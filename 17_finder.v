==> flow/design.v <==
module finder(clk,rst_n,wr,din,find,dfind,full,is,location);
	input clk;
	input rst_n;
	input wr;
	input [7:0] din;
	input find;
	input [7:0] dfind;
	output reg full;
	output reg is;
	output reg [5:0] location;
	reg [7:0] mem [63:0];
	reg [5:0] pointer;
	reg [5:0] check;
	always @(posedge clk or negedge rst_n)
		begin
			if(!rst_n)
				begin
					pointer<=6'd0;
					full<=1'b0;
				end
			else
				begin
					if(wr)
						if(pointer<6'd63)
							begin
								mem[pointer]<=din;
								pointer<=pointer+1'b1;
								full<=1'b0;
							end
						else
							begin
								pointer<=6'd0;
								full<=1'b1;
							end
				end
		end
	always @(posedge clk or negedge rst_n)
		begin
			if(!rst_n)
				begin
					is<=1'b0;
					location<=6'd0;
					check<=6'd0;
				end
			else
				begin
					if(find)
						begin
							if(check<6'd63)
								begin
									if(mem[check]==dfind)
										begin
											location<=check;
											is<=1'b1;
										end
									else
										begin
											check<=check+1'b1;
											is<=1'b0;
										end
								end
							else
								begin
									check<=6'd0;
									is<=1'b0;
								end
						end
				end
		end
endmodule
; ---- Step by step through the tools: finder
; The steps from the RTL of finder to its reports follow in flow order.
; Line numbers count from 1 in the design file above.
; Operators: Yosys type, input widths -> output width; for muxes data width and select width s.
; A cell with -- has no value.
[design]
top_module = finder
clock = clk
lib = sky130hd
lib_corner = tt_025C_1v80

; ---- Word-level counts
; Yosys after proc, flatten, opt, wreduce and memory -nomap, before mapping. Print and check cells are not counted. Equal cells are merged and count once.
[op_classes]
addsub = 2
reduce_logical = 68
eq_ne = 128
n_cmp = 2
muxes = 9
[op_table]
columns = operator, n
row1 = $pmux 8 s64, 1
row2 = $eq 6x6->1 const B, 64
row3 = $reduce_and 4->1, 64
row4 = $eq 6x5->1 const B, 32
row5 = $eq 6x4->1 const B, 16
row6 = $eq 6x3->1 const B, 8
row7 = $eq 6x2->1 const B, 4
row8 = $mux 6, 3
row9 = $mux 8, 2
row10 = $add 6x1->6 const B, 2
row11 = $eq 6x1->1 const B, 2
row12 = $lt 6x6->1 const B, 2
row13 = $logic_not 6->1, 2
row14 = $eq 8x8->1, 1
row15 = $reduce_and 3->1, 1
row16 = $mux 1, 3
row17 = $ne 2x2->1 const B, 1
row18 = $reduce_and 2->1, 1
[bits]
out_inout_bits = 8
input_bits = 20
regBits = 532
word_cells = 278

; ---- Longest topological paths
; Yosys ltp: most cells in a row. Word level: on the elaborated netlist, between registers, memories and ports. Mapped: between sequential cells and ports; inverters and the memories' decode and read muxes count.
[logic_depth]
word_depth = 7
ABC_AREA = 0
depth_mapped = 15

; ---- Synthesis result
; Source: synth_stat.txt of the flow (Yosys; design flattened, memories mapped). It holds for the ABC_AREA given above (unset counts as 0); a run with the other value may have another netlist.
; The area totals of this step are shown rounded.
[types]
columns = cell, n, type_area_um2
row1 = sky130_fd_sc_hd__edfxtp_1, 512, 1.54E+04
row2 = sky130_fd_sc_hd__and3_1, 114, 713.184
row3 = sky130_fd_sc_hd__dfrtp_1, 20, 500.48
row4 = sky130_fd_sc_hd__a32oi_1, 53, 464.195
row5 = sky130_fd_sc_hd__a22oi_1, 58, 435.418
row6 = sky130_fd_sc_hd__nor2_1, 105, 394.128
row7 = sky130_fd_sc_hd__nand3_1, 71, 355.341
row8 = sky130_fd_sc_hd__a2111oi_0, 29, 253.994
row9 = sky130_fd_sc_hd__clkbuf_1, 66, 247.738
row10 = sky130_fd_sc_hd__nand4_1, 32, 200.192
row11 = sky130_fd_sc_hd__mux2_2, 17, 191.434
row12 = sky130_fd_sc_hd__nand2_1, 43, 161.405
row13 = sky130_fd_sc_hd__a22o_1, 14, 122.618
row14 = sky130_fd_sc_hd__mux2i_1, 12, 120.115
row15 = sky130_fd_sc_hd__nand3b_1, 14, 105.101
row16 = sky130_fd_sc_hd__ha_1, 8, 100.096
row17 = sky130_fd_sc_hd__o21ai_0, 20, 100.096
row18 = sky130_fd_sc_hd__a221oi_1, 11, 96.342
; Not listed: further types 50, cells in them 228.
[synth_totals]
mapped_cells = 1427
area_um2 = 21570
flip_flops = 532

; ---- Worst setup path after synthesis
; Source: OpenSTA report_checks on the synthesized netlist (no wires, ideal clock, input and output delay 20% of the period each), path of least setup slack; recovery checks are left aside. Register names are those of the netlist, which keeps one name where synthesis merged equal registers.
[synth_path]
path_type = register to register
startpoint = register check[0]
endpoint = register location[0]
setup_slack_ns = 1.182
delay_ns = 3.769
t_first_pin_ns = 0.000
path_buffers = 1
clock_period_ns = 4.95
required_ns = 4.825
arrival_ns = 3.644
path_stages = 14
synth_period_reached_ns = 3.768
; "delay_ns" is the arrival time less input delay plus setup time.
; "path_stages" counts driving pins, that of a launching flip-flop among them; a cell with two outputs on the path counts twice.
; "synth_period_reached_ns" = period - worst setup slack (recovery checks aside). The figure is calculated, with input and output delays left at 20% of the set period.
; The rows between start and end are the longest chain of elaborated cells between them; the timing report does not say that the signal goes this way. Where chains are equally long, one stands for them.
; Each line given opens the expression or statement behind the cell; cells for indexed reads and writes are added by Yosys, which also makes memories of some case tables.
; At most two assigning lines are given for a register; there are more.
[synth_between]
path_cell_list = sky130_fd_sc_hd__dfrtp_1 > sky130_fd_sc_hd__inv_1 > sky130_fd_sc_hd__ha_1 > sky130_fd_sc_hd__and3b_1 > sky130_fd_sc_hd__clkbuf_1 > sky130_fd_sc_hd__and3_1 > sky130_fd_sc_hd__a2111oi_2 > sky130_fd_sc_hd__nand3_1 > sky130_fd_sc_hd__or4_1 > sky130_fd_sc_hd__or4_1 > sky130_fd_sc_hd__a21oi_2 > sky130_fd_sc_hd__nand4bb_4 > sky130_fd_sc_hd__nor3_4 > sky130_fd_sc_hd__mux2_2
elab_chain_cells = 6
[synth_lines]
columns = element, line
row1 = from (decl), 13  ; reg [5:0] check;
row2 = from (assign), 43  ; check<=6'd0;
row3 = from (assign), 58  ; check<=check+1'b1;
row4 = $eq 6x6->1, 51  ; if(mem[check]==dfind)
row5 = $pmux 8 s64, 51
row6 = $mux 8, 49  ; if(check<6'd63)
row7 = $mux 8, 47  ; if(find)
row8 = $eq 8x8->1, 51
row9 = $reduce_and 3->1, --
row10 = to (assign), 42  ; location<=6'd0;
row11 = to (assign), 53  ; location<=check;
row12 = to (decl), 10  ; output reg [5:0] location;

; ---- Timing after layout
; From the final timing report of record 1: the path of least setup slack in the routed layout; clock arrival at registers is part of the times.
[layout_path]
path_type = register to register
startpoint = register check[4]
endpoint = register location[2]
t_first_pin_ns = 0.66
clock_period_ns = 5.07
setup_slack_ns = -0.03
path_stages = 16
required_ns = 5.61
arrival_ns = 5.64
path_buffers = 5
; The rows between start and end are the longest chain of elaborated cells between them; the timing report does not say that the signal goes this way. Where chains are equally long, one stands for them.
; At most two assigning lines are given for a register; there are more.
[layout_between]
path_cell_list = sky130_fd_sc_hd__dfrtp_4 > sky130_fd_sc_hd__buf_8 > sky130_fd_sc_hd__and2_4 > sky130_fd_sc_hd__buf_8 > sky130_fd_sc_hd__clkbuf_16 > sky130_fd_sc_hd__and3_4 > sky130_fd_sc_hd__a2111oi_4 > sky130_fd_sc_hd__buf_6 > sky130_fd_sc_hd__nand4_1 > sky130_fd_sc_hd__nor4_4 > sky130_fd_sc_hd__xor2_1 > sky130_fd_sc_hd__nand3b_1 > sky130_fd_sc_hd__a211o_4 > sky130_fd_sc_hd__nor3_4 > sky130_fd_sc_hd__buf_12 > sky130_fd_sc_hd__mux2_2
elab_chain_cells = 6
[layout_lines]
columns = element, line
row1 = from (decl), 13  ; reg [5:0] check;
row2 = from (assign), 43  ; check<=6'd0;
row3 = from (assign), 58  ; check<=check+1'b1;
row4 = $eq 6x6->1, 51  ; if(mem[check]==dfind)
row5 = $pmux 8 s64, 51
row6 = $mux 8, 49  ; if(check<6'd63)
row7 = $mux 8, 47  ; if(find)
row8 = $eq 8x8->1, 51
row9 = $reduce_and 3->1, --
row10 = to (assign), 42  ; location<=6'd0;
row11 = to (assign), 53  ; location<=check;
row12 = to (decl), 10  ; output reg [5:0] location;

; Settings and measured results of 2 stored flow runs for module finder (sky130hd), not sorted in any way. The constraints put input and output delay at 20% of the set period each and load the outputs with 0.01 pF.
; By "achievedPeriod_ns" is meant the clock period of the run minus its worst setup slack. This is arithmetic on one report: input and output delays are still those of the set period (20% each).
; "worst_path_time_ns" means the part of the period allowed to the worst setup path (the constraints hold back 20% at inputs and 20% at outputs) less its slack; where the path has registers, the arrival times of their clocks count too.
; "design_power_uw" is the tool's figure for a default switching activity; nothing was simulated.
; Measured values are rounded.

[record 1: settings]
period_ns = 5.07
CORE_UTILIZATION = 17
PLACE_DENSITY_LB_ADDON = 0.02
CORE_ASPECT_RATIO = 0.63
GPL_TIMING_DRIVEN = 0
GPL_ROUTABILITY_DRIVEN = 0
CTS_CLUSTER_SIZE = 38
CAP_MARGIN = 20
CORE_MARGIN = 2
SLEW_MARGIN = 20
[record 1: results]
tns_setup_ns = -0.169
achievedPeriod_ns = 5.100
finalUtil_pct = 22.6
design_power_uw = 15810
setup_worst_slack_ns = -0.030
post_synth_area_um2 = 21570
design.die.area_um2 = 129900
stdcell_area_um2 = 28380
worst_path_time_ns = 5.10
worst_setup_path_type = register to register

[record 2: settings]
period_ns = 5.13
CORE_UTILIZATION = 22
PLACE_DENSITY_LB_ADDON = 0.11
CORE_ASPECT_RATIO = 1.84
CELL_PAD_IN_SITES_DETAIL_PLACEMENT = 0
TNS_END_PERCENT = 40
GPL_TIMING_DRIVEN = 0
GPL_ROUTABILITY_DRIVEN = 0
CTS_CLUSTER_DIAMETER = 255
CAP_MARGIN = 20
CORE_MARGIN = 2
SLEW_MARGIN = 20
[record 2: results]
tns_setup_ns = 0.000
achievedPeriod_ns = 5.120
finalUtil_pct = 27.2
design_power_uw = 13790
setup_worst_slack_ns = 0.010
post_synth_area_um2 = 21570
design.die.area_um2 = 100700
stdcell_area_um2 = 26470
worst_path_time_ns = 5.12
worst_setup_path_type = register to register

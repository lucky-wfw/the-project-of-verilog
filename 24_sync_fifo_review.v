==> flow/design.v <==
module sync_fifo_review(clk,rst_n,din,wr,rd,full,empty,dout);
	input clk;
	input rst_n;
	input wr;
	input rd;
	input [7:0] din;
	output reg full;
	output reg empty;
	output reg [7:0] dout;
	reg [7:0] mem [15:0];
	reg [3:0] wp;
	reg [3:0] rp;
	always @(posedge clk or negedge rst_n)
		begin
			if(!rst_n)
				wp<=4'd0;
			else
				if(wr&&(~full))
					wp<=wp+1'b1;
		end
	always @(posedge clk)
		begin
			if(wr&&(~full))
				mem[wp]<=din;
		end
	always @(posedge clk or negedge rst_n)
		begin
			if(!rst_n)
				rp<=4'd0;
			else
				if(rd&&(~empty))
					rp<=rp+1'b1;
		end
	always @(posedge clk)
		begin
			if(rd&&(~empty))
				dout<=mem[rp];
		end
	always @(posedge clk or negedge rst_n)
		begin
			if(!rst_n)
				full<=1'b0;
			else
				begin
					if(((~rd&&wr)&&(wp==rp-1'b1))||((wp==4'hf)&&(rp==4'h0)))
						full<=1'b1;
					else if(full&&rd)
						full<=1'b0;
					else
						full<=1'b0;
				end
		end
	always @(posedge clk or negedge rst_n)
		begin
			if(!rst_n)
				empty<=1'b0;
			else
				begin
					if(((~wr&&rd)&&(rp==wr-1'b1))||((rp==4'hf)&&(wp==4'h0)))
						empty<=1'b1;
					else if(empty&&wr)
						empty<=1'b0;
					else
						empty<=1'b0;
				end
		end
endmodule
# Step by step through the tools: sync_fifo_review
# The steps from the RTL of sync_fifo_review to its reports follow in flow order.
# Lines are those of the file above, counted from 1.
# Operators carry their Yosys type and port widths (W data, S select, Z words).
# Cell names lack the library's common part.
# Not given: -
[inputs]
top = "sync_fifo_review"
clock_port = "clk"
library = "sky130hd"
lib_corner = "tt_025C_1v80"

# Elaborated design
# Counts by Yosys on the flattened word-level netlist (proc, flatten, opt, wreduce; memories kept). Register bits leave out memories and registers merged into their read ports (data or address); mux counts leave out enables and synchronous resets folded into registers. Print and check cells are left out. Cells with the same type and inputs are merged into one.
# Memory sizes are those after Yosys's memory passes, which may raise the word count (mostly to a power of two), join words into wider ones and drop unused or constant bits.
[bits]
wordCells = 34
mem_bits_rw = 128
in_bits = 12
n_memories = 1
latchBits = 0
ff_bits = 10
rom_bits = 0
clocked_rd_ports_x_width = 8
output_inout_bits = 10
[classes]
bitwise = 4
multipliers = 0
n_addsub = 4
n_shift = 0
muxes = 5
n_reduce_logical = 12
div = 0
n_cmp = 0
eq_ne = 4
[memory_table]
columns = ["name", "size", "width", "read_ports", "write_ports", "line_no", "text"]
rows = [
  ["mem", 16, 8, 1, 1, 10, "reg [7:0] mem [15:0];"],
]
[op_table]
columns = ["cell", "n"]
rows = [
  ["$logic_and A1 B1 Y1", 8],
  ["$add A4 B1 Y4 const B", 2],
  ["$eq A4 B4 Y1", 2],
  ["$eq A4 B4 Y1 const B", 2],
  ["$logic_not A4 Y1", 2],
  ["$mux W8", 1],
  ["$not A1 Y1", 4],
  ["$sub A4 B1 Y4 const B", 1],
  ["$mux W4", 1],
  ["$mux W1", 3],
  ["$sub A1 B1 Y2 const B", 1],
  ["$logic_or A1 B1 Y1", 2],
]

# Logic depth
# Depth = most cells in a row (Yosys ltp): at word level without a register or memory, in the mapped netlist without a sequential cell, where the memories' decode and read muxes count.
[logic_depth]
word_depth = 5
abc_area = 0
mapped_depth = 7

# Mapped cells and area
# The flow's flattened synthesis, as Yosys stat reports it; memories are mapped. The netlist is that of the ABC_AREA named above (0 if unset); the other value can give another one.
# Totals and module areas in this step are rounded.
[types]
columns = ["type", "n", "type_area_um2"]
rows = [
  ["edfxtp_1", 136, 4.08E+03],
  ["mux4_1", 18, 472.954],
  ["mux4_2", 14, 315.302],
  ["dfrtp_1", 10, 250.24],
  ["a22oi_1", 16, 120.115],
  ["ha_1", 7, 87.584],
  ["xnor2_1", 10, 87.584],
  ["nand2_1", 17, 63.811],
  ["nor2_1", 14, 52.55],
  ["clkbuf_1", 10, 37.536],
  ["buf_8", 2, 30.029],
  ["nor2b_1", 4, 25.024],
  ["nor3_1", 5, 25.024],
  ["buf_12", 1, 20.019],
  ["nand4b_1", 2, 17.517],
  ["xor2_1", 2, 17.517],
  ["nand2b_1", 2, 12.512],
  ["nand4_1", 2, 12.512],
]
# Not listed: further types 11, cells in them 15.
[synth_totals]
yosys_area_um2 = 5820
flip_flops = 146
n_buf = 17
mapped_cells = 287

# Worst setup path after synthesis
# OpenSTA on the mapped netlist: ideal clock, no wires. The path of least setup slack (recovery checks aside). Input and output delay are each 20% of the period. Register names are those of the netlist, which keeps one name where synthesis merged equal registers.
[synth_timing]
path_type = "input port to flip-flop"
startpoint = "input port wr"
endpoint = "memory mem[3][0]"
path_slack_ns = 0.114
period_ns = 2.04
arrival_time_ns = 1.542
setup_ns = 0.383
t_required_ns = 1.657
launch_ns = 0.408
stages = 4
delay_ns = 1.517
input_delay_ns = 0.408
synth_period_reached_ns = 1.926
# "delay_ns" = arrival - input delay + setup time.
# "stages": output pins that drive a net of the path, with the launching flip-flop's if there is one; two outputs of one cell count as two.
# "synth_period_reached_ns" is the clock period less the worst setup slack; recovery checks do not enter. This is arithmetic on one report: input and output delays are still those of the set period (20% each).
# The rows between start and end are the longest chain of elaborated cells between them; the timing report does not say that the signal goes this way. Where chains are equally long, one stands for them.
# Each line given opens the expression or statement behind the cell; cells for indexed reads and writes are added by Yosys, which also makes memories of some case tables.
# The path ends at the enable pin of a flip-flop; only ways to that pin are counted.
[synth_via]
cell_sequence = "nor2b_1 clkbuf_1 nand2_1 nor3_1"
elab_chain_len = 2
cone_cells = 3
cone_classes = "2 x mux; 1 x reduce/logical"
[synth_lines]
columns = ["item", "line_no", "text"]
rows = [
  ["start: declaration", 4, "input wr;"],
  ["$logic_and A1 B1 Y1", 23, "if(wr&&(~full))"],
  ["$mux W4", 23, ""],
  ["end: declaration", 10, "reg [7:0] mem [15:0];"],
]

# Timing after layout
# From the final timing report of stored run 1: the path of least setup slack in the routed layout; clock arrival at registers is part of the times.
[layout_timing]
path_type = "input port to flip-flop"
startpoint = "input port wr"
endpoint = "memory mem[11][5]"
launch_ns = 0.69
period_ns = 3.44
stages = 4
t_required_ns = 3.48
path_slack_ns = 0.79
input_delay_ns = 0.69
arrival_time_ns = 2.69
setup_ns = 0.37
# The rows between start and end are the longest chain of elaborated cells between them; the timing report does not say that the signal goes this way. Where chains are equally long, one stands for them.
# The path ends at the enable pin of a flip-flop; only ways to that pin are counted.
[layout_via]
cell_sequence = "clkdlybuf4s50_1 nor2b_1 nand2_1 nor2_1"
elab_chain_len = 2
cone_cells = 3
cone_classes = "2 x mux; 1 x reduce/logical"
[layout_lines]
columns = ["item", "line_no", "text"]
rows = [
  ["start: declaration", 4, "input wr;"],
  ["$logic_and A1 B1 Y1", 23, "if(wr&&(~full))"],
  ["$mux W4", 23, ""],
  ["end: declaration", 10, "reg [7:0] mem [15:0];"],
]

# Flow measurements of sync_fifo_review on sky130hd: 2 stored runs with different settings, listed in no order. Input and output delays are each 20% of the period that was set; the output load is 0.01 pF.
# "achieved_clock_period_ns" means the clock period less the worst setup slack. The figure is calculated, with input and output delays left at 20% of the set period.
# "worst_path_allowed_less_slack_ns" means the part of the period allowed to the worst setup path (the constraints hold back 20% at inputs and 20% at outputs) less its slack; where the path has registers, the arrival times of their clocks count too.
# "totalPower_uw" rests on the timing tool's default activity at the inputs, not on a simulated workload.
# Results are given in rounded form.

[[run]]
name = "stored run 1"
[run.settings]
period_ns = 3.44
CORE_UTILIZATION = 28
PLACE_DENSITY_LB_ADDON = 0.06
HOLD_SLACK_MARGIN = 0.16
CELL_PAD_IN_SITES_GLOBAL_PLACEMENT = 1
GPL_TIMING_DRIVEN = 1
CTS_CLUSTER_DIAMETER = 255
MIN_ROUTING_LAYER = "met1"
CAP_MARGIN = 20
CORE_MARGIN = 2
SLEW_MARGIN = 20
[run.results]
worst_path_allowed_less_slack_ns = 1.97
worst_path_kind = "input port to flip-flop"
synth_chip_area_um2 = 5820
finalUtil_frac = 0.346
achieved_clock_period_ns = 2.655
totalPower_uw = 5820
timing.setup.tns_ns = 0.000
total_die_area_um2 = 21900
final_stdcell_area_um2 = 7020
worst_setup_slack_ns = 0.785

[[run]]
name = "stored run 2"
[run.settings]
period_ns = 2.35
CORE_UTILIZATION = 34
SETUP_SLACK_MARGIN = 0.28
CORE_ASPECT_RATIO = 0.5
CELL_PAD_IN_SITES_GLOBAL_PLACEMENT = 2
TNS_END_PERCENT = 35
ABC_AREA = 1
GPL_TIMING_DRIVEN = 1
CTS_CLUSTER_DIAMETER = 152
CAP_MARGIN = 10
MIN_ROUTING_LAYER = "met1"
CORE_MARGIN = 2
SLEW_MARGIN = 20
[run.results]
worst_path_allowed_less_slack_ns = 1.34
worst_path_kind = "flip-flop to output port"
synth_chip_area_um2 = 6620
finalUtil_frac = 0.407
achieved_clock_period_ns = 1.805
totalPower_uw = 9350
timing.setup.tns_ns = 0.000
total_die_area_um2 = 20700
final_stdcell_area_um2 = 7840
worst_setup_slack_ns = 0.545
